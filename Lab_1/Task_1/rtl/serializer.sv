==> flow/design.v <==
module serializer #(
  parameter DATA_W = 5'd16
) (
  input  logic                              clk_i,
  input  logic                              srst_i,
  input  logic [( DATA_W - 1 ):0]           data_i,
  input  logic [( $clog2(DATA_W) - 1 ):0 ]  data_mod_i,
  input  logic                              data_val_i,
  output logic                              ser_data_o,
  output logic                              ser_data_val_o,
  output logic                              busy_o 
);
logic [( $clog2(DATA_W)     ):0] num_cnt;
logic [( $clog2(DATA_W) - 1 ):0] data_mod_cpy;
logic [( DATA_W - 1 ):0]         data_cpy;
bit finished;
bit prev_finished;
bit first_symb;
always_comb
  begin
    if ( data_val_i )
      first_symb = data_i[15];
    else
      first_symb = 1'b0;
  end
always_comb 
  begin
    if ( data_val_i )
      begin
        if ( ( data_mod_i == 4'd1 ) || ( data_mod_i == 4'd2 ) )
          finished = 1'b1;
        else
          finished = 1'b0;
      end
    else if ( ( num_cnt == data_mod_cpy + 1'b1 ) )
      finished = 1'b1;
    else
      begin
        if ( busy_o )
          finished = 1'b0;
        else
          finished = 1'b1;
      end
  end
always_ff @( posedge clk_i )
  begin
    if ( srst_i )
      data_mod_cpy <= 4'd0;
    else
      begin
        if ( !finished && prev_finished )
          begin
            if ( data_mod_i == 0 )
              data_mod_cpy <= 4'd15;
            else
              data_mod_cpy <= data_mod_i - 1'b1;
          end
      end
  end
always_ff @( posedge clk_i )
  begin
    if ( srst_i )
      data_cpy <= 16'd0;
    else
      begin
        if ( !finished && prev_finished )
          data_cpy <= data_i;
      end
  end
always_ff @( posedge clk_i )
  prev_finished <= finished;  
always_ff @( posedge clk_i )
  begin
    if ( srst_i )
      ser_data_o <= 1'b0;
    else
      begin
        if ( finished )
          ser_data_o <= 1'b0;
        else
          if ( num_cnt == 5'd0 )
            ser_data_o <= first_symb;
          else
            ser_data_o <= data_cpy[DATA_W - 1 - num_cnt];
      end
  end
always_ff @( posedge clk_i )
  begin
    if ( srst_i )
      ser_data_val_o <= 1'b0;
    else
      begin
        if ( finished )
          ser_data_val_o <= 1'b0;
        else
          ser_data_val_o <= 1'b1;
      end
  end
always_ff @( posedge clk_i )
  begin
    if ( srst_i )
      busy_o <= 1'b0;
    else
      begin
        if ( finished )
          busy_o <= 1'b0;
        else
          busy_o <= 1'b1;
      end
  end
always_ff @( posedge clk_i )
  begin
    if ( srst_i )
       num_cnt <= 4'b0;
    else
      begin
        if ( finished )
          num_cnt <= 4'b0;
        else
          num_cnt <= num_cnt + 1'b1;
      end
  end
endmodule
# Tool chain data of serializer
# Tool output for the design above, in the order of the flow.
# Line numbers count from 1 in the design file above.
# Operators: Yosys type, input widths -> output width; for muxes data width and select width s.
# Cell names lack the library's common part.
inputs:
  top_module: "serializer"
  clk_port: "clk_i"
  cell_library: "sky130hd"
  lib_corner: "tt_025C_1v80"

# Word level
# Source: Yosys, flattened and elaborated, memories not mapped. Widths are those after wreduce. Registers that Yosys merges into a memory's read port (data or address) are not register bits. Print and check cells do not count. Equal cells are merged and count once.
op_classes:
  n_addsub: 4
  eq_ne: 3
  n_shift: 1
  n_mux: 8
  reduce_logical: 6
ops:
  columns: ["operator", "n"]
  rows:
  - ["$shiftx 16x6->1", 1]
  - ["$mux 1", 7]
  - ["$sub 4x5->6 const A", 1]
  - ["$add 4x1->5 const B", 1]
  - ["$add 5x1->5 const B", 1]
  - ["$eq 5x5->1", 1]
  - ["$logic_not 5->1", 1]
  - ["$sub 4x1->4 const B", 1]
  - ["$eq 4x1->1 const B", 1]
  - ["$eq 4x2->1 const B", 1]
  - ["$logic_not 4->1", 1]
  - ["$mux 4", 1]
  - ["$reduce_or 2->1", 1]
  - ["$logic_and 1x1->1", 1]
  - ["$logic_or 1x1->1", 1]
  - ["$logic_not 1->1", 1]
bits:
  ff_bits: 28
  in_bits: 23
  out_inout_bits: 3
  word_cells: 28

# Logic depth
# Depth = most cells in a row (Yosys ltp): at word level without a register or memory, in the mapped netlist without a sequential cell, where the memories' decode and read muxes count.
logic_depth:
  ltp_word: 6
  abc_area: 0
  ltp_mapped: 9
  depth_no_buf: 7

# Mapped cells and area
# Source: synth_stat.txt of the flow (Yosys; design flattened, memories mapped). It holds for the ABC_AREA given above (unset counts as 0); a run with the other value may have another netlist.
synth_totals:
  cell_count: 165
  yosys_area_um2: 1622.8
  seq_area_um2: 560.5
  ffs: 28
  buffers: 11
by_type:
  columns: ["cell", "n", "area_total_um2"]
  rows:
  - ["dfxtp_1", 28, 560.538]
  - ["nand2b_1", 32, 200.192]
  - ["mux2i_1", 16, 160.154]
  - ["mux4_2", 4, 90.086]
  - ["ha_1", 7, 87.584]
  - ["mux2_1", 4, 45.043]
  - ["xor2_1", 5, 43.792]
  - ["nor2b_1", 6, 37.536]
  - ["buf_6", 3, 33.782]
  - ["nor2_1", 7, 26.275]
  - ["xnor2_1", 3, 26.275]
  - ["a21oi_1", 5, 25.024]
  - ["nor3_1", 5, 25.024]
  - ["clkbuf_1", 6, 22.522]
  - ["nor4_4", 1, 21.27]
  - ["nand3_1", 4, 20.019]
  - ["inv_1", 4, 15.014]
  - ["nand2_1", 4, 15.014]
# Other cell types: 20; their cells: 21.

# Timing after synthesis
# Source: OpenSTA report_checks on the synthesized netlist (no wires, ideal clock, input and output delay 20% of the period each), path of least setup slack; recovery checks are left aside. Register names are those of the netlist, which keeps one name where synthesis merged equal registers.
synth_path:
  path_type: "input port to flip-flop"
  from: "input data_mod_i[0]"
  to: "register data_mod_cpy[1]"
  period_ns: 2.04
  input_delay_ns: 0.408
  setup_time_ns: 0.123
  launch_ns: 0.408
  t_arrival_ns: 1.776
  t_required_ns: 1.917
  slack_ns: 0.141
  delay_ns: 1.491
  stages: 8
  n_path_buf: 1
  synth_period_reached_ns: 1.899
# "delay_ns" is the arrival time less input delay plus setup time.
# "stages" counts driving pins, that of a launching flip-flop among them; a cell with two outputs on the path counts twice.
# "synth_period_reached_ns" = period - worst setup slack (recovery checks aside). The figure is calculated, with input and output delays left at 20% of the set period.
# The rows between start and end are the longest chain of elaborated cells between them; the timing report does not say that the signal goes this way. Where chains are equally long, one stands for them.
# A line is the first line of the expression or statement that the cell stems from. Yosys adds cells for indexed reads and writes and turns some case tables into memories.
# A register here has more assigning lines than the two given.
synth_between:
  path_cell_list: "inv_1 ha_1 nor2_1 o31a_1 nor4_4 a21boi_2 buf_6 mux2_1"
  elab_chain_len: 6
  cone_cells: 10
  cone_classes: "add/sub (1); eq/ne (2); mux (3); reduce/logical (4)"
synth_lines:
  columns: ["item", "line", "source"]
  rows:
  - ["start: declaration", 7, "input  logic [( $clog2(DATA_W) - 1 ):0 ]  data_mod_i,"]
  - ["$eq 4x1->1", 30, "if ( ( data_mod_i == 4'd1 ) || ( data_mod_i == 4'd2 ) )"]
  - ["$logic_or 1x1->1", 30, null]
  - ["$mux 1", 30, null]
  - ["$mux 1", 28, "if ( data_val_i )"]
  - ["$logic_not 1->1", 51, "if ( !finished && prev_finished )"]
  - ["$logic_and 1x1->1", 51, null]
  - ["end: assignment", 48, "data_mod_cpy <= 4'd0;"]
  - ["end: assignment", 56, "data_mod_cpy <= data_mod_i - 1'b1;"]
  - ["end: declaration", 14, "logic [( $clog2(DATA_W) - 1 ):0] data_mod_cpy;"]

# Worst path after layout
# Path of least setup slack in the final report of flow run 2 (OpenROAD, finished layout, wires in). Where an end is a register, its clock arrival counts in the times.
layout_path:
  path_type: "input port to flip-flop"
  from: "input data_mod_i[0]"
  to: "register data_mod_cpy[3]"
  period_ns: 2.56
  input_delay_ns: 0.51
  setup_time_ns: 0.10
  launch_ns: 0.51
  t_arrival_ns: 2.44
  t_required_ns: 2.74
  slack_ns: 0.30
  stages: 8
  n_path_buf: 1
# The rows between start and end are the longest chain of elaborated cells between them; the timing report does not say that the signal goes this way. Where chains are equally long, one stands for them.
# A register here has more assigning lines than the two given.
layout_between:
  path_cell_list: "clkdlybuf4s50_1 inv_1 ha_1 nor2_1 o31a_1 nor4_4 a21bo_2 mux2_1"
  elab_chain_len: 6
  cone_cells: 10
  cone_classes: "add/sub (1); eq/ne (2); mux (3); reduce/logical (4)"
layout_lines:
  columns: ["item", "line", "source"]
  rows:
  - ["start: declaration", 7, "input  logic [( $clog2(DATA_W) - 1 ):0 ]  data_mod_i,"]
  - ["$eq 4x1->1", 30, "if ( ( data_mod_i == 4'd1 ) || ( data_mod_i == 4'd2 ) )"]
  - ["$logic_or 1x1->1", 30, null]
  - ["$mux 1", 30, null]
  - ["$mux 1", 28, "if ( data_val_i )"]
  - ["$logic_not 1->1", 51, "if ( !finished && prev_finished )"]
  - ["$logic_and 1x1->1", 51, null]
  - ["end: assignment", 48, "data_mod_cpy <= 4'd0;"]
  - ["end: assignment", 56, "data_mod_cpy <= data_mod_i - 1'b1;"]
  - ["end: declaration", 14, "logic [( $clog2(DATA_W) - 1 ):0] data_mod_cpy;"]

Add stored flow runs of serializer

Flow measurements of serializer on sky130hd: 2 stored runs with different settings, listed in no order. Input and output delays are each 20% of the period that was set; the output load is 0.01 pF.
"timing.achieved_period_ns" means the clock period less the worst setup slack. The figure is calculated, with input and output delays left at 20% of the set period.
"critical_path_time_ns": the worst setup path's part of the clock period (all of it between registers, 20% less for each end at a port) less its slack. A launch clock that arrives late makes it longer, a capture clock that arrives late makes it shorter.
"final_power_uw" rests on the timing tool's default activity at the inputs, not on a simulated workload.

--- flow run 1 ---
==> flow/run.sh <==
#!/bin/bash
# the make line also repeats the synthesis and layout settings of config.mk as NAME=value (left out here)
make -C /OpenROAD-flow-scripts/flow DESIGN_CONFIG=/design/flow/config.mk WORK_HOME=/design/flow/orfs CLKGATE_MAP_FILE= finish
==> flow/config.mk <==
export PLATFORM = sky130hd
export DESIGN_NAME = serializer
export DESIGN_NICKNAME = serializer
export VERILOG_FILES = /design/flow/design.v
export SDC_FILE = /design/flow/constraint.sdc
export NUM_CORES = 4
export LEC_CHECK = 0
export CAP_MARGIN = 30
export CELL_PAD_IN_SITES_DETAIL_PLACEMENT = 0
export CELL_PAD_IN_SITES_GLOBAL_PLACEMENT = 3
export CORE_MARGIN = 2
export CORE_UTILIZATION = 52
export CTS_CLUSTER_DIAMETER = 333
export CTS_CLUSTER_SIZE = 32
export GPL_ROUTABILITY_DRIVEN = 0
export MAX_ROUTING_LAYER = met4
export MIN_ROUTING_LAYER = met2
export PLACE_DENSITY_LB_ADDON = 0.26
export SETUP_SLACK_MARGIN = -0.33
export SLEW_MARGIN = 10
==> flow/constraint.sdc <==
create_clock -name core_clock -period 3.87 [get_ports {clk_i}]
set_input_delay 0.7740 -clock core_clock [delete_from_list [all_inputs] [get_ports {clk_i}]]
set_output_delay 0.7740 -clock core_clock [all_outputs]
set_load 0.01 [all_outputs]

==> results, as YAML <==
outcome: "not finished: placement ended with error FLW-0024"

--- flow run 2 ---
==> flow/run.sh <==
#!/bin/bash
# the make line also repeats the synthesis and layout settings of config.mk as NAME=value (left out here)
make -C /OpenROAD-flow-scripts/flow DESIGN_CONFIG=/design/flow/config.mk WORK_HOME=/design/flow/orfs CLKGATE_MAP_FILE= finish
==> flow/config.mk <==
export PLATFORM = sky130hd
export DESIGN_NAME = serializer
export DESIGN_NICKNAME = serializer
export VERILOG_FILES = /design/flow/design.v
export SDC_FILE = /design/flow/constraint.sdc
export NUM_CORES = 4
export LEC_CHECK = 0
export CAP_MARGIN = 20
export CORE_MARGIN = 2
export CORE_UTILIZATION = 40
export SLEW_MARGIN = 20
==> flow/constraint.sdc <==
create_clock -name core_clock -period 2.56 [get_ports {clk_i}]
set_input_delay 0.5120 -clock core_clock [delete_from_list [all_inputs] [get_ports {clk_i}]]
set_output_delay 0.5120 -clock core_clock [all_outputs]
set_load 0.01 [all_outputs]

==> results, as YAML <==
results:
  final_power_uw: 1179
  final_setup_ws_ns: 0.297
  layout_stdcell_area_um2: 1980.7
  tns_ns: 0.000
  timing.achieved_period_ns: 2.263
  critical_path_time_ns: 1.75
  critical_path_type: "input port to flip-flop"
  hold_ws_ns: 0.475
  synth_area_um2: 1622.8
  final_util_pct: 50.2
  design.die.area_um2: 4582.6
