==> flow/design.v <==
module priority_encoder #(
    parameter int WIDTH = 32
) (
  input  logic                 clk_i,
  input  logic                 srst_i,
  input  logic [ WIDTH - 1 :0] data_i,
  input  logic                 data_val_i,
  output logic [ WIDTH - 1 :0] data_left_o,
  output logic [ WIDTH - 1 :0] data_right_o,
  output logic                 data_val_o
);
logic [ WIDTH - 1 :0] data_left;
logic                 left_val;
logic [ WIDTH - 1 :0] data_right;
logic                 right_val;
always_ff @( posedge clk_i )
  begin
    if ( srst_i )
      data_val_o <= 1'b0;
    else
      data_val_o <= data_val_i;
  end
always_ff @( posedge clk_i )
  data_left_o <= data_left;
always_ff @( posedge clk_i )
  data_right_o <= data_right;
always_comb 
  begin
    data_right = ( WIDTH )'(0);
    right_val  = 1'b0;
    for ( int i = 0; i < WIDTH; i++ )
      begin
        if ( right_val )
          data_right[i] = 1'b0;
        else
          data_right[i] = data_i[i];
        if ( data_i[i] == 1'b1 )
          right_val = 1'b1;
      end
  end
always_comb
  begin
    data_left = ( WIDTH )'(0);
    left_val  = 1'b0;
    for ( int i = WIDTH - 1; i >= 0; i-- )
      begin
        if ( left_val )
          data_left[i] = 1'b0;
        else
          data_left[i] = data_i[i];
        if ( data_i[i] == 1'b1 )
          left_val = 1'b1;
      end
  end
endmodule
======== Step by step through the tools: priority_encoder ========
The steps from the RTL of priority_encoder to its reports follow in flow order.
Line numbers count from 1 in the design file above.
Operators: Yosys type, input widths -> output width; for muxes data width and select width s.
A cell with n/a has no value.
inputs
  top module .............................. priority_encoder
  clock port .............................. clk_i
  library ................................. sky130hd
  library corner .......................... tt_025C_1v80

======== Word-level counts ========
Source: Yosys, flattened and elaborated, memories not mapped. Widths are those after wreduce; folded enables and synchronous resets count as part of the registers. Registers that Yosys merges into a memory's read port (data or address) are not register bits. Print and check cells do not count. Equal cells are merged and count once.
word-level totals
  flip-flop bits (word level) ............. 65
  latch bits .............................. 0
  memory bits (writable) .................. 0
  bits in read-only memories .............. 0
  word width x clocked read ports ......... 0
  memory cells ............................ 0
  output and inout bits ................... 65
cells by class
  add/sub/neg operators ................... 0
  $mul .................................... 0
  div/mod/pow operators ................... 0
  $lt $le $gt $ge ......................... 0
  equality and inequality tests ........... 0
  shift-type cells ........................ 0
  multiplexer cells ....................... 62
  bitwise operators ....................... 0
  reductions and logical operators ........ 0
operators by type and width
  kind    number
  $mux 1  62

======== Logic depth ========
Yosys ltp: most cells in a row. Word level: on the elaborated netlist, between registers, memories and ports. Mapped: between sequential cells and ports; inverters and the memories' decode and read muxes count.
depth
  depth after elaboration ................. 31
  ABC_AREA ................................ 0
  mapped depth ............................ 5
  mapped depth without buffers ............ 3

======== Mapped cells and area ========
Source: synth_stat.txt of the flow (Yosys; design flattened, memories mapped). It holds for the ABC_AREA given above (unset counts as 0); a run with the other value may have another netlist.
The area totals of this step are shown rounded.
synthesis totals
  mapped cells ............................ 198
  mapped area ............................. 2196 sq um
  area of sequential cells ................ 1301 sq um
  mapped flip-flops ....................... 65
  buffers ................................. 7
cell types
  cell                       number
  sky130_fd_sc_hd__dfxtp_1   65
  sky130_fd_sc_hd__nor4_1    17
  sky130_fd_sc_hd__nor4_4    5
  sky130_fd_sc_hd__nor3_2    10
  sky130_fd_sc_hd__nor3_1    12
  sky130_fd_sc_hd__nand2_1   14
  sky130_fd_sc_hd__nor2_1    14
  sky130_fd_sc_hd__nand3b_1  6
  sky130_fd_sc_hd__nor3b_1   6
  sky130_fd_sc_hd__inv_1     10
  sky130_fd_sc_hd__nor4b_1   4
  sky130_fd_sc_hd__and3_1    4
  sky130_fd_sc_hd__nand3_1   5
  sky130_fd_sc_hd__nand4_4   1
  sky130_fd_sc_hd__and4b_1   2
  sky130_fd_sc_hd__and2_1    3
  sky130_fd_sc_hd__nor2b_1   3
  sky130_fd_sc_hd__and3b_1   2
Other cell types: 9; their cells: 15.

======== Timing after synthesis ========
Source: OpenSTA report_checks on the synthesized netlist (no wires, ideal clock, input and output delay 20% of the period each), path of least setup slack; recovery checks are left aside. Register names are those of the netlist, which keeps one name where synthesis merged equal registers.
timing path post-synthesis
  path kind ............................... input to register
  from .................................... input port data_i[19]
  to ...................................... register data_left_o[1]
  clock period ............................ 2210 ps
  input delay ............................. 442 ps
  library setup time ...................... 92 ps
  launch time at the first pin ............ 442 ps
  arrival ................................. 1375 ps
  data required time ...................... 2118 ps
  slack ................................... 743 ps
  path delay .............................. 1025 ps
  stages on the path ...................... 5
  buffers on the path ..................... 2
  synthesis period reached ................ 1467 ps
"path delay" = arrival - input delay + setup time.
"stages on the path" counts driving pins, that of a launching flip-flop among them; a cell with two outputs on the path counts twice.
"synthesis period reached" = period - worst setup slack (recovery checks aside). The figure is calculated, with input and output delays left at 20% of the set period.
The rows between start and end are the longest chain of elaborated cells between them; the timing report does not say that the signal goes this way. Where chains are equally long, one stands for them.
Each line given opens the expression or statement behind the cell; cells for indexed reads and writes are added by Yosys, which also makes memories of some case tables.
on the way, post-synthesis
  path through ............................ sky130_fd_sc_hd__clkbuf_1 > sky130_fd_sc_hd__nor3_1 > sky130_fd_sc_hd__nand2_1 > sky130_fd_sc_hd__buf_2 > sky130_fd_sc_hd__nor4_1
  length of the longest elaborated chain .. 18
  elaborated cells between the ends (all ways) .. 18
  RTL lines with such cells ............... 1
  classes of those cells .................. 18 x mux
RTL lines, path post-synthesis
  item                line  RTL
  start: declaration  6     input  logic [ WIDTH - 1 :0] data_i,
  $mux 1 x18          51    if ( data_i[i] == 1'b1 )
  end: assignment     24    data_left_o <= data_left;
  end: declaration    8     output logic [ WIDTH - 1 :0] data_left_o,

======== Path in the finished layout ========
Path of least setup slack in the final report of entry A (OpenROAD, finished layout, wires in). Where an end is a register, its clock arrival counts in the times.
The report prints the path's times to 10 ps; the period is as set.
timing path after layout
  path kind ............................... input to register
  from .................................... input port data_i[3]
  to ...................................... register data_right_o[13]
  clock period ............................ 1740 ps
  input delay ............................. 350 ps
  library setup time ...................... 90 ps
  launch time at the first pin ............ 350 ps
  arrival ................................. 1900 ps
  data required time ...................... 2000 ps
  slack ................................... 90 ps
  stages on the path ...................... 5
  buffers on the path ..................... 2
The rows between start and end are the longest chain of elaborated cells between them; the timing report does not say that the signal goes this way. Where chains are equally long, one stands for them.
on the way, after layout
  path through ............................ sky130_fd_sc_hd__clkdlybuf4s50_1 > sky130_fd_sc_hd__nor4_4 > sky130_fd_sc_hd__buf_4 > sky130_fd_sc_hd__nand3_1 > sky130_fd_sc_hd__nor4b_2
  length of the longest elaborated chain .. 10
  elaborated cells between the ends (all ways) .. 10
  RTL lines with such cells ............... 1
  classes of those cells .................. 10 x mux
RTL lines, path after layout
  item                line  RTL
  start: declaration  6     input  logic [ WIDTH - 1 :0] data_i,
  $mux 1 x10          37    if ( data_i[i] == 1'b1 )
  end: assignment     26    data_right_o <= data_right;
  end: declaration    9     output logic [ WIDTH - 1 :0] data_right_o,

Lab notebook: priority_encoder

Record of 2 stored runs of the RTL-to-layout flow on priority_encoder, platform sky130hd. The runs are unordered. Constraints: input delay and output delay 20% of the set period each, output load 0.01 pF.
By "clock period achieved" is meant the clock period of the run minus its worst setup slack. This is arithmetic on one report: input and output delays are still those of the set period (20% each).
"critical setup path time" means the part of the period allowed to the worst setup path (the constraints hold back 20% at inputs and 20% at outputs) less its slack; where the path has registers, the arrival times of their clocks count too.
By "power consumption" is meant OpenSTA's value without simulated activity: inputs other than the clock are taken to toggle once in ten clock periods, and the tool carries that through the logic.
"critical setup path time" is given in steps of 10 ps.
Values from the reports are rounded here.

---- entry A ----
settings
  period_ns = 1.74
  CORE_UTILIZATION = 32
  PLACE_DENSITY_LB_ADDON = 0.11
  HOLD_SLACK_MARGIN = 0.15
  CELL_PAD_IN_SITES_DETAIL_PLACEMENT = 2
  CTS_CLUSTER_DIAMETER = 180
  MIN_ROUTING_LAYER = met1
  MAX_ROUTING_LAYER = met5
  CAP_MARGIN = 20
  CORE_MARGIN = 2
  SLEW_MARGIN = 20
results
  standard-cell area after layout ......... 3811 sq um
  setup total negative slack .............. 0 ps
  post-route worst hold slack ............. 548 ps
  overall die area ........................ 7540 sq um
  critical setup path time ................ 1300 ps
  type of the worst setup path ............ input to register
  clock period achieved ................... 1645 ps
  worst slack on setup checks ............. 95 ps
  power consumption ....................... 3113 µW
  post-synthesis cell area ................ 2196 sq um
  utilization in the final report ......... 0.567

---- entry B ----
settings
  period_ns = 1.63
  CORE_UTILIZATION = 22
  PLACE_DENSITY_LB_ADDON = 0.17
  CORE_MARGIN = 6
  CELL_PAD_IN_SITES_GLOBAL_PLACEMENT = 2
  TNS_END_PERCENT = 70
  ABC_AREA = 0
  MIN_ROUTING_LAYER = met1
  CAP_MARGIN = 20
  SLEW_MARGIN = 20
results
  clock period achieved ................... 1547 ps
  setup total negative slack .............. 0 ps
  worst slack on setup checks ............. 83 ps
  post-synthesis cell area ................ 2196 sq um
  overall die area ........................ 12520 sq um
  utilization in the final report ......... 0.41
  critical setup path time ................ 1220 ps
  type of the worst setup path ............ input to register
  standard-cell area after layout ......... 3877 sq um
  post-route worst hold slack ............. 519 ps
  power consumption ....................... 3151 µW
