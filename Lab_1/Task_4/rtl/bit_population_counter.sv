==> flow/design.v <==
module bit_population_counter #(
    parameter int WIDTH = 32
) (
  input  logic                     clk_i,
  input  logic                     srst_i,
  input  logic [ WIDTH - 1 :0]     data_i,
  input  logic                     data_val_i,
  output logic [ $clog2(WIDTH) :0] data_o,
  output logic                     data_val_o
);
logic [$clog2(WIDTH) :0] bit_cnt;
always_ff @( posedge clk_i )
  begin
    if ( srst_i )
      data_val_o <= 1'b0;
    else
      data_val_o <= data_val_i;
  end
always_ff @( posedge clk_i )
  data_o <= bit_cnt;
always_comb 
  begin
    bit_cnt = ( $clog2(WIDTH) )'(0);
    for ( int i = 0; i < WIDTH; i++ )
      begin
        if ( data_i[i] == 1'b1 )
          bit_cnt = bit_cnt + ( $clog2(WIDTH) )'( 1 );
      end
  end
endmodule
* Step by step through the tools: bit_population_counter
Tool output for the design above, in the order of the flow.
Lines are those of the file above, counted from 1.
Library cell names are shortened.
Not given: -
- Design top :: bit_population_counter
- Clock input :: clk_i
- Standard-cell library :: sky130hd
- Library corner :: tt_025C_1v80

* Word level
Yosys after proc, flatten, opt, wreduce and memory -nomap, before mapping. Enables and synchronous resets that opt folds into registers are not counted as muxes. Memory bits, and registers merged into a memory's read port (data or address), are not among the register bits. Print and check cells are not counted. Equal cells are merged and count once.
- Shift operators :: 0
- Bitwise gates (word level) :: 0
- Add/subtract/negate cells :: 31
- Eq/ne operators :: 0
- Muxes and demuxes :: 32
- Reductions and logical operators :: 0
- Div/mod/pow operators :: 0
- Multipliers :: 0
- Order comparisons :: 0
** Operators by type and width (number)
- 6-bit by 1-bit adder with 6-bit output with constant B :: 31
- 6-bit 2-to-1 mux :: 31
- 1-bit 2-to-1 mux :: 1
- Output and inout bits :: 7
- Bits in read-only memories :: 0
- Memories :: 0
- Cells after elaboration :: 65
- Memory bits (writable) :: 0
- Register bits after elaboration :: 7
- Bits of input ports :: 35
- Word width x clocked read ports :: 0
- Latch bits :: 0

* Longest topological paths
Longest topological path by Yosys (ltp), each cell counted once; first at word level (registers and memories cut), then after technology mapping (sequential cells cut; the memories' decode and read muxes count).
- Depth after elaboration :: 63
- ABC_AREA :: 0
- Gate-level depth with buffers :: 85
- Mapped depth without buffers :: 84

* Synthesis result
Yosys stat after the flow's synthesis: flattened, memories mapped to cells. It holds for the ABC_AREA given above (unset counts as 0); a run with the other value may have another netlist.
- Buffers :: 38
- Flip-flops :: 7
- Area of sequential cells :: 140.1 µm²
- Standard cells after synthesis :: 711
- Synthesis area :: 5233.8 µm²
** Cell types
- xnor2_1 :: number 89, area in all 779.498 µm²
- ha_1 :: number 33, area in all 412.896 µm²
- xor2_1 :: number 43, area in all 376.611 µm²
- nand2_1 :: number 90, area in all 337.824 µm²
- xnor3_1 :: number 9, area in all 202.694 µm²
- nor2_1 :: number 53, area in all 198.941 µm²
- xnor3_2 :: number 7, area in all 166.41 µm²
- nand3_1 :: number 33, area in all 165.158 µm²
- a21oi_1 :: number 30, area in all 150.144 µm²
- dfxtp_1 :: number 7, area in all 140.134 µm²
- o21ai_0 :: number 26, area in all 130.125 µm²
- mux2i_1 :: number 12, area in all 120.115 µm²
- xnor2_2 :: number 7, area in all 113.859 µm²
- inv_1 :: number 29, area in all 108.854 µm²
- mux2_2 :: number 9, area in all 101.347 µm²
- nand2b_1 :: number 16, area in all 100.096 µm²
- clkbuf_1 :: number 26, area in all 97.594 µm²
- a31oi_1 :: number 12, area in all 75.072 µm²
Not listed: further types 61, cells in them 180.

* Path before layout
Source: OpenSTA report_checks on the synthesized netlist (no wires, ideal clock, input and output delay 20% of the period each), path of least setup slack; recovery checks are left aside. Register names are those of the netlist, which keeps one name where synthesis merged equal registers.
- Path type :: in2reg
- From :: input data_i[0]
- To :: register data_o[5]
- Setup time :: 127 ps
- Period :: 17600 ps
- Launch time at the first pin :: 3520 ps
- Path buffers :: 1
- External input delay :: 3520 ps
- Driving pins on the path :: 84
- Required time :: 17473 ps
- Arrival time :: 17930 ps
- Path delay :: 14537 ps
- Slack :: -457 ps
- Period reached after synthesis :: 18057 ps
"path delay" = arrival - input delay + setup time.
"driving pins on the path": output pins that drive a net of the path, with the launching flip-flop's if there is one; two outputs of one cell count as two.
"period reached after synthesis" is the clock period less the worst setup slack; recovery checks do not enter. This is arithmetic on one report: input and output delays are still those of the set period (20% each).
The rows between start and end are the longest chain of elaborated cells between them; the timing report does not say that the signal goes this way. Where chains are equally long, one stands for them.
Each line given opens the expression or statement behind the cell; cells for indexed reads and writes are added by Yosys, which also makes memories of some case tables.
- Cells stage by stage :: inv_1 -> ha_1 -> buf_6 -> xor2_1 -> ha_1 -> nand2b_1 -> nand3_1 -> o21ai_0 -> xor2_1 -> nor2_1 -> a21oi_1 -> ha_1 -> nand2b_1 -> o31ai_1 -> xnor2_1 -> a21oi_1 -> ha_1 -> nand2_1 -> [... 48 more ...] -> ha_1 -> and2_1 -> o31ai_1 -> inv_1 -> ha_1 -> nand2_1 -> o21ai_0 -> ha_1 -> nand2_1 -> xnor2_1 -> xnor2_1 -> nand3_1 -> nor2_1 -> nand2_1 -> o22ai_1 -> mux2i_1 -> xnor2_1 -> xor2_1
- Cells in the longest elaborated chain :: 63
- Elaborated cells on any way between the ends :: 63
- RTL lines with such cells :: 2
- Classes of those cells :: add/sub: 31; mux: 32
** Ends and longest elaborated chain, post-synthesis
- start, declared :: RTL line 6 : input  logic [ WIDTH - 1 :0]     data_i,
- 1-bit 2-to-1 mux :: RTL line 26 : if ( data_i[i] == 1'b1 )
- 6-bit by 1-bit adder with 6-bit output :: RTL line 27 : bit_cnt = bit_cnt + ( $clog2(WIDTH) )'( 1 );
- 6-bit 2-to-1 mux :: RTL line 26
- 6-bit by 1-bit adder with 6-bit output :: RTL line 27
- 6-bit 2-to-1 mux :: RTL line 26
- 6-bit by 1-bit adder with 6-bit output :: RTL line 27
- 6-bit 2-to-1 mux :: RTL line 26
- [... 49 more ...]
- 6-bit 2-to-1 mux :: RTL line 26
- 6-bit by 1-bit adder with 6-bit output :: RTL line 27
- 6-bit 2-to-1 mux :: RTL line 26
- 6-bit by 1-bit adder with 6-bit output :: RTL line 27
- 6-bit 2-to-1 mux :: RTL line 26
- 6-bit by 1-bit adder with 6-bit output :: RTL line 27
- 6-bit 2-to-1 mux :: RTL line 26
- end, assigned :: RTL line 20 : data_o <= bit_cnt;
- end, declared :: RTL line 8 : output logic [ $clog2(WIDTH) :0] data_o,

* Timing after layout
From the final timing report of run B: the path of least setup slack in the routed layout; clock arrival at registers is part of the times.
The path's times are printed in steps of 10 ps; the period is the one set.
- Path type :: in2reg
- From :: input data_i[0]
- To :: register data_o[5]
- Slack :: 1040 ps
- Period :: 20300 ps
- Driving pins on the path :: 80
- Path buffers :: 2
- Launch time at the first pin :: 4060 ps
- External input delay :: 4060 ps
- Setup time :: 120 ps
- Required time :: 20410 ps
- Arrival time :: 19370 ps
The rows between start and end are the longest chain of elaborated cells between them; the timing report does not say that the signal goes this way. Where chains are equally long, one stands for them.
- Cells stage by stage :: clkdlybuf4s50_1 -> inv_1 -> ha_1 -> buf_4 -> xor3_2 -> ha_1 -> inv_1 -> xnor2_1 -> and3_1 -> a211oi_2 -> ha_1 -> xnor2_1 -> and3_1 -> a21oi_1 -> o21ai_0 -> ha_1 -> inv_1 -> xnor2_1 -> [... 44 more ...] -> ha_1 -> and2_1 -> o31ai_4 -> inv_1 -> ha_1 -> nand2_1 -> o21ai_2 -> ha_2 -> nand2_2 -> xnor2_2 -> xnor2_2 -> nand3_1 -> nor2_2 -> nand2_1 -> o22ai_1 -> mux2i_1 -> xnor2_1 -> xor2_1
- Cells in the longest elaborated chain :: 63
- Elaborated cells on any way between the ends :: 63
- RTL lines with such cells :: 2
- Classes of those cells :: add/sub: 31; mux: 32
** Ends and longest elaborated chain, after layout
- start, declared :: RTL line 6 : input  logic [ WIDTH - 1 :0]     data_i,
- 1-bit 2-to-1 mux :: RTL line 26 : if ( data_i[i] == 1'b1 )
- 6-bit by 1-bit adder with 6-bit output :: RTL line 27 : bit_cnt = bit_cnt + ( $clog2(WIDTH) )'( 1 );
- 6-bit 2-to-1 mux :: RTL line 26
- 6-bit by 1-bit adder with 6-bit output :: RTL line 27
- 6-bit 2-to-1 mux :: RTL line 26
- 6-bit by 1-bit adder with 6-bit output :: RTL line 27
- 6-bit 2-to-1 mux :: RTL line 26
- [... 49 more ...]
- 6-bit 2-to-1 mux :: RTL line 26
- 6-bit by 1-bit adder with 6-bit output :: RTL line 27
- 6-bit 2-to-1 mux :: RTL line 26
- 6-bit by 1-bit adder with 6-bit output :: RTL line 27
- 6-bit 2-to-1 mux :: RTL line 26
- 6-bit by 1-bit adder with 6-bit output :: RTL line 27
- 6-bit 2-to-1 mux :: RTL line 26
- end, assigned :: RTL line 20 : data_o <= bit_cnt;
- end, declared :: RTL line 8 : output logic [ $clog2(WIDTH) :0] data_o,

Settings and measured results of 2 stored flow runs for module bit_population_counter (sky130hd), not sorted in any way. The constraints put input and output delay at 20% of the set period each and load the outputs with 0.01 pF.
"achieved clock period" = clock period - worst setup slack. The figure is calculated, with input and output delays left at 20% of the set period.

* Run A
** Files
==> flow/run.sh <==
#!/bin/bash
# the make line also repeats the synthesis and layout settings of config.mk as NAME=value (left out here)
make -C /OpenROAD-flow-scripts/flow DESIGN_CONFIG=/design/flow/config.mk WORK_HOME=/design/flow/orfs CLKGATE_MAP_FILE= finish
==> flow/config.mk <==
export PLATFORM = sky130hd
export DESIGN_NAME = bit_population_counter
export DESIGN_NICKNAME = bit_population_counter
export VERILOG_FILES = /design/flow/design.v
export SDC_FILE = /design/flow/constraint.sdc
export NUM_CORES = 4
export LEC_CHECK = 0
export ABC_AREA = 1
export CAP_MARGIN = 20
export CORE_MARGIN = 10
export CORE_UTILIZATION = 65
export HOLD_SLACK_MARGIN = 0.02
export MAX_ROUTING_LAYER = met5
export MIN_ROUTING_LAYER = met2
export PLACE_DENSITY_LB_ADDON = 0.11
export SETUP_SLACK_MARGIN = 1.18
export SLEW_MARGIN = 20
export TNS_END_PERCENT = 70
==> flow/constraint.sdc <==
create_clock -name core_clock -period 11.3 [get_ports {clk_i}]
set_input_delay 2.2600 -clock core_clock [delete_from_list [all_inputs] [get_ports {clk_i}]]
set_output_delay 2.2600 -clock core_clock [all_outputs]
set_load 0.01 [all_outputs]
** Results
No results, clock tree synthesis failed with DPL-0033.

* Run B
** Files
==> flow/run.sh <==
#!/bin/bash
# the make line also repeats the synthesis and layout settings of config.mk as NAME=value (left out here)
make -C /OpenROAD-flow-scripts/flow DESIGN_CONFIG=/design/flow/config.mk WORK_HOME=/design/flow/orfs CLKGATE_MAP_FILE= finish
==> flow/config.mk <==
export PLATFORM = sky130hd
export DESIGN_NAME = bit_population_counter
export DESIGN_NICKNAME = bit_population_counter
export VERILOG_FILES = /design/flow/design.v
export SDC_FILE = /design/flow/constraint.sdc
export NUM_CORES = 4
export LEC_CHECK = 0
export CAP_MARGIN = 20
export CORE_MARGIN = 2
export CORE_UTILIZATION = 36
export SLEW_MARGIN = 20
==> flow/constraint.sdc <==
create_clock -name core_clock -period 20.3 [get_ports {clk_i}]
set_input_delay 4.0600 -clock core_clock [delete_from_list [all_inputs] [get_ports {clk_i}]]
set_output_delay 4.0600 -clock core_clock [all_outputs]
set_load 0.01 [all_outputs]
** Results
- Chip area in the Yosys report :: 5,233.8 µm²
- Die outline area :: 15,518.9 µm²
- Utilization of the finished layout :: 41.9 %
- Lowest setup slack :: 1,038 ps
- Achieved clock period :: 19,262 ps
